==> flow/design.v <==
`timescale 1ns / 1ps
module adjust  #(parameter x=4,n=10)(en, reset, clk, Down, up ,count);  
input en,reset,up , Down,clk;
output reg [x-1:0] count;
always @ (posedge clk or posedge reset ) begin
if(reset)
count<=0;
else
if(en) begin
    if(up)
        if(count< n-1)
        count <=count+1;
        else
        count <= 0;
    else
        if(Down == 1 )
            if(count > 0)
            count <= count - 1;
            else
            count <= n-1;
end
end
endmodule
`timescale 1ns / 1ps
module adjust_hours(en, reset,clk,  bt_d, bt_u,  HT_adj, HU_adj )  ;
    input en,reset,clk,bt_d,bt_u;
   output [3:0]  HT_adj, HU_adj;
   wire [3:0] HT,HU;
    assign en2 = ( en  && ((HU ==4'b1001  && bt_u )  || (HU == 4'b0000 && bt_d)) )? 1:0;
    adjust #(4,10) HU_mod( en , reset|rs,clk,  bt_d, bt_u,  HU );
    adjust #(4,3) HT_mod  (en2  , reset|rs,clk,  bt_d, bt_u,HT );
assign  HT_adj= HT;
assign  HU_adj= HU;
assign rs =   (HU == 4'b0100 & HT ==4'b0010  ) || (HU == 4'b0000 & HT ==4'b0000 & bt_d  ) ? 1:0;
endmodule
Reports on adjust_hours
What the tools print for adjust_hours, step after step.
Lines are those of the file above, counted from 1.
Operators carry their Yosys type and port widths (W data, S select, Z words).
{ "design": {"top": "adjust_hours", "clock": "clk", "library": "sky130hd", "corner": "tt_025C_1v80"} }

After elaboration
Source: Yosys, flattened and elaborated, memories not mapped. Widths are those after wreduce. Registers that Yosys merges into a memory's read port (data or address) are not register bits. Print and check cells do not count. Equal cells are merged and count once.
{ "word_totals": {"reg_bits": 8, "out_inout_bits": 8, "mem_bits_rw": 0, "romBits": 0, "n_memories": 0, "wordCells": 37, "input_bits": 5, "clocked_rd_ports_x_width": 0, "latch_bits": 0} }
{ "op_classes": {"n_shift": 0, "eq_ne": 3, "mux": 10, "n_div": 0, "add_sub_neg": 4, "n_logic": 4, "reduce_logical": 10, "multipliers": 0, "cmp": 4} }
{ "op_table": {"columns": ["operator", "count"], "rows": [
  ["$mux W4", 8],
  ["$add A4 B1 Y4 const B", 2],
  ["$sub A4 B1 Y4 const B", 2],
  ["$gt A4 B1 Y1 const B", 2],
  ["$logic_not A4 Y1", 2],
  ["$reduce_and A2 Y1", 2],
  ["$lt A4 B2 Y1 const B", 1],
  ["$eq A4 B2 Y1 const B", 1],
  ["$eq A4 B3 Y1 const B", 1],
  ["$lt A4 B4 Y1 const B", 1],
  ["$eq A4 B4 Y1 const B", 1],
  ["$and A1 B1 Y1", 3],
  ["$logic_and A1 B1 Y1", 3],
  ["$logic_or A1 B1 Y1", 2],
  ["$reduce_bool A2 Y1", 1],
  ["$mux W1", 2],
  ["$or A1 B1 Y1", 1]
]} }

Longest topological paths
Longest topological path by Yosys (ltp), each cell counted once; first at word level (registers and memories cut), then after technology mapping (sequential cells cut; the memories' decode and read muxes count).
{ "logic_depth": {"word_depth": 6, "ABC_AREA": 1, "mapped_depth": 9, "mapped_depth_nobuf": 9} }

Mapped cells and area
Source: synth_stat.txt of the flow (Yosys; design flattened, memories mapped). It holds for the ABC_AREA given above (unset counts as 0); a run with the other value may have another netlist.
The area totals of this step are shown rounded.
{ "synth_totals": {"mapped_area_um2": 710, "ff_cells": 8, "seq_area_um2": 200, "cells": 98} }
{ "by_type": {"columns": ["type", "count", "area_total_um2"], "rows": [
  ["sky130_fd_sc_hd__dfrtp_1", 8, 200.192],
  ["sky130_fd_sc_hd__nand2_1", 27, 101.347],
  ["sky130_fd_sc_hd__ha_1", 7, 87.584],
  ["sky130_fd_sc_hd__nand3_1", 9, 45.043],
  ["sky130_fd_sc_hd__inv_1", 11, 41.29],
  ["sky130_fd_sc_hd__o21ai_0", 8, 40.038],
  ["sky130_fd_sc_hd__nand4_1", 4, 25.024],
  ["sky130_fd_sc_hd__buf_6", 2, 22.522],
  ["sky130_fd_sc_hd__nor2_8", 1, 20.019],
  ["sky130_fd_sc_hd__xnor2_1", 2, 17.517],
  ["sky130_fd_sc_hd__nor2_1", 4, 15.014],
  ["sky130_fd_sc_hd__o211ai_1", 2, 15.014],
  ["sky130_fd_sc_hd__o21ai_1", 3, 15.014],
  ["sky130_fd_sc_hd__nand2_2", 2, 12.512],
  ["sky130_fd_sc_hd__nor2_4", 1, 11.261],
  ["sky130_fd_sc_hd__a21oi_1", 2, 10.01],
  ["sky130_fd_sc_hd__nand3_2", 1, 10.01],
  ["sky130_fd_sc_hd__a21oi_2", 1, 8.758]
]} }
Not listed: further types 2, cells in them 3.

Path before layout
Source: OpenSTA report_checks on the synthesized netlist (no wires, ideal clock, input and output delay 20% of the period each), path of least setup slack; recovery checks are left aside. Register names are those of the netlist, which keeps one name where synthesis merged equal registers.
{ "synth_path": {"kind": "register -> register", "from": "register HU_mod.count[0]", "to": "register HT_mod.count[0]", "path_delay_ns": 1.328, "setup_time_ns": 0.128, "path_buffers": 0, "path_slack_ns": 0.422, "driving_pins": 9, "period_ns": 1.75, "t_arrival_ns": 1.200, "t_first_pin_ns": 0.000, "period_less_setup_slack_ns": 1.328} }
"path_delay_ns" = arrival - input delay + setup time.
"driving_pins": output pins that drive a net of the path, with the launching flip-flop's if there is one; two outputs of one cell count as two.
"period_less_setup_slack_ns" is the clock period less the worst setup slack; recovery checks do not enter. This is arithmetic on one report: input and output delays are still those of the set period (20% each).
Between the ends stands the longest chain of elaborated cells between them, by number of cells; it is not shown to be the way that was timed. Of several equally long chains one is given.
A line is the first line of the expression or statement that the cell stems from. Yosys adds cells for indexed reads and writes and turns some case tables into memories.
A register here has more assigning lines than the two given.
{ "synth_via": {"cell_sequence": "sky130_fd_sc_hd__dfrtp_1 > sky130_fd_sc_hd__inv_1 > sky130_fd_sc_hd__ha_1 > sky130_fd_sc_hd__nand3_2 > sky130_fd_sc_hd__nand2_1 > sky130_fd_sc_hd__nand2_2 > sky130_fd_sc_hd__inv_2 > sky130_fd_sc_hd__nand2_1 > sky130_fd_sc_hd__o21ai_0", "elab_chain_len": 6} }
{ "synth_rtl": {"columns": ["element", "line", "source"], "rows": [
  ["from (decl)", 4, "output reg [x-1:0] count;"],
  ["from (assign)", 12, "count <=count+1;"],
  ["from (assign)", 18, "count <= count - 1;"],
  ["$eq A4 B4 Y1", 29, "assign en2 = ( en  && ((HU ==4'b1001  && bt_u )  || (HU == 4'b0000 && bt_d)) )? 1:0;"],
  ["$logic_and A1 B1 Y1", 29, null],
  ["$logic_or A1 B1 Y1", 29, null],
  ["$logic_and A1 B1 Y1", 29, null],
  ["$mux W1", 29, null],
  ["$reduce_and A2 Y1", null, null],
  ["to (assign)", 18, null],
  ["to (assign)", 20, "count <= n-1;"],
  ["to (decl)", 4, null]
]} }

Timing after layout
Path of least setup slack in the final report of run B (OpenROAD, finished layout, wires in). Where an end is a register, its clock arrival counts in the times.
{ "layout_path": {"kind": "register -> output", "from": "register HU_mod.count[0]", "to": "output port HU_adj[0]", "t_first_pin_ns": 0.23, "path_slack_ns": 0.34, "path_buffers": 1, "driving_pins": 2, "t_arrival_ns": 1.25, "period_ns": 1.99} }
A register here has more assigning lines than the two given.
{ "layout_via": {"cell_sequence": "sky130_fd_sc_hd__dfrtp_1 > sky130_fd_sc_hd__clkdlybuf4s50_1", "elab_chain_len": 0} }
{ "layout_rtl": {"columns": ["element", "line", "source"], "rows": [
  ["from (decl)", 4, "output reg [x-1:0] count;"],
  ["from (assign)", 12, "count <=count+1;"],
  ["from (assign)", 18, "count <= count - 1;"],
  ["to (decl)", 27, "output [3:0]  HT_adj, HU_adj;"]
]} }

Record of 2 stored runs of the RTL-to-layout flow on adjust_hours, platform sky130hd. The runs are unordered. Constraints: input delay and output delay 20% of the set period each, output load 0.01 pF.
"clock_period_reached_ns" is the run's clock period less its worst setup slack. It is reckoned from that one timing run; input and output delays stay at 20% of the period that was set.
"worst_path_ns" means the part of the period allowed to the worst setup path (the constraints hold back 20% at inputs and 20% at outputs) less its slack; where the path has registers, the arrival times of their clocks count too.
"design_power_uw": no workload was simulated; the value follows from the tool's default switching activity.
Measured values are rounded.
[
  {
    "run": "run A",
    "settings": { "period_ns": 2.14, "CORE_UTILIZATION": 58, "PLACE_DENSITY_LB_ADDON": 0.2, "CORE_ASPECT_RATIO": 0.67, "CORE_MARGIN": 5, "ABC_AREA": 1, "GPL_TIMING_DRIVEN": 1, "CTS_CLUSTER_DIAMETER": 347, "CAP_MARGIN": 0, "MIN_ROUTING_LAYER": "met2", "MAX_ROUTING_LAYER": "met5", "SLEW_MARGIN": 20 },
    "outcome": "incomplete, floorplanning halted on PDN-0185"
  },
  {
    "run": "run B",
    "settings": { "period_ns": 1.99, "CORE_UTILIZATION": 17, "SETUP_SLACK_MARGIN": 0.24, "PLACE_DENSITY_LB_ADDON": 0.04, "CELL_PAD_IN_SITES_GLOBAL_PLACEMENT": 3, "ABC_AREA": 1, "GPL_ROUTABILITY_DRIVEN": 0, "CTS_CLUSTER_SIZE": 91, "CAP_MARGIN": 20, "CORE_MARGIN": 2, "SLEW_MARGIN": 20 },
    "results": { "synthesis_area_um2": 710, "design.die.area_um2": 4700, "finalCellArea_um2": 940, "finalUtil_frac": 0.23, "setup_worst_slack_ns": 0.34, "final_setup_tns_ns": 0.000, "design_power_uw": 1400, "clock_period_reached_ns": 1.651, "worst_path_ns": 1.25, "critical_path_kind": "register -> output" }
  }
]
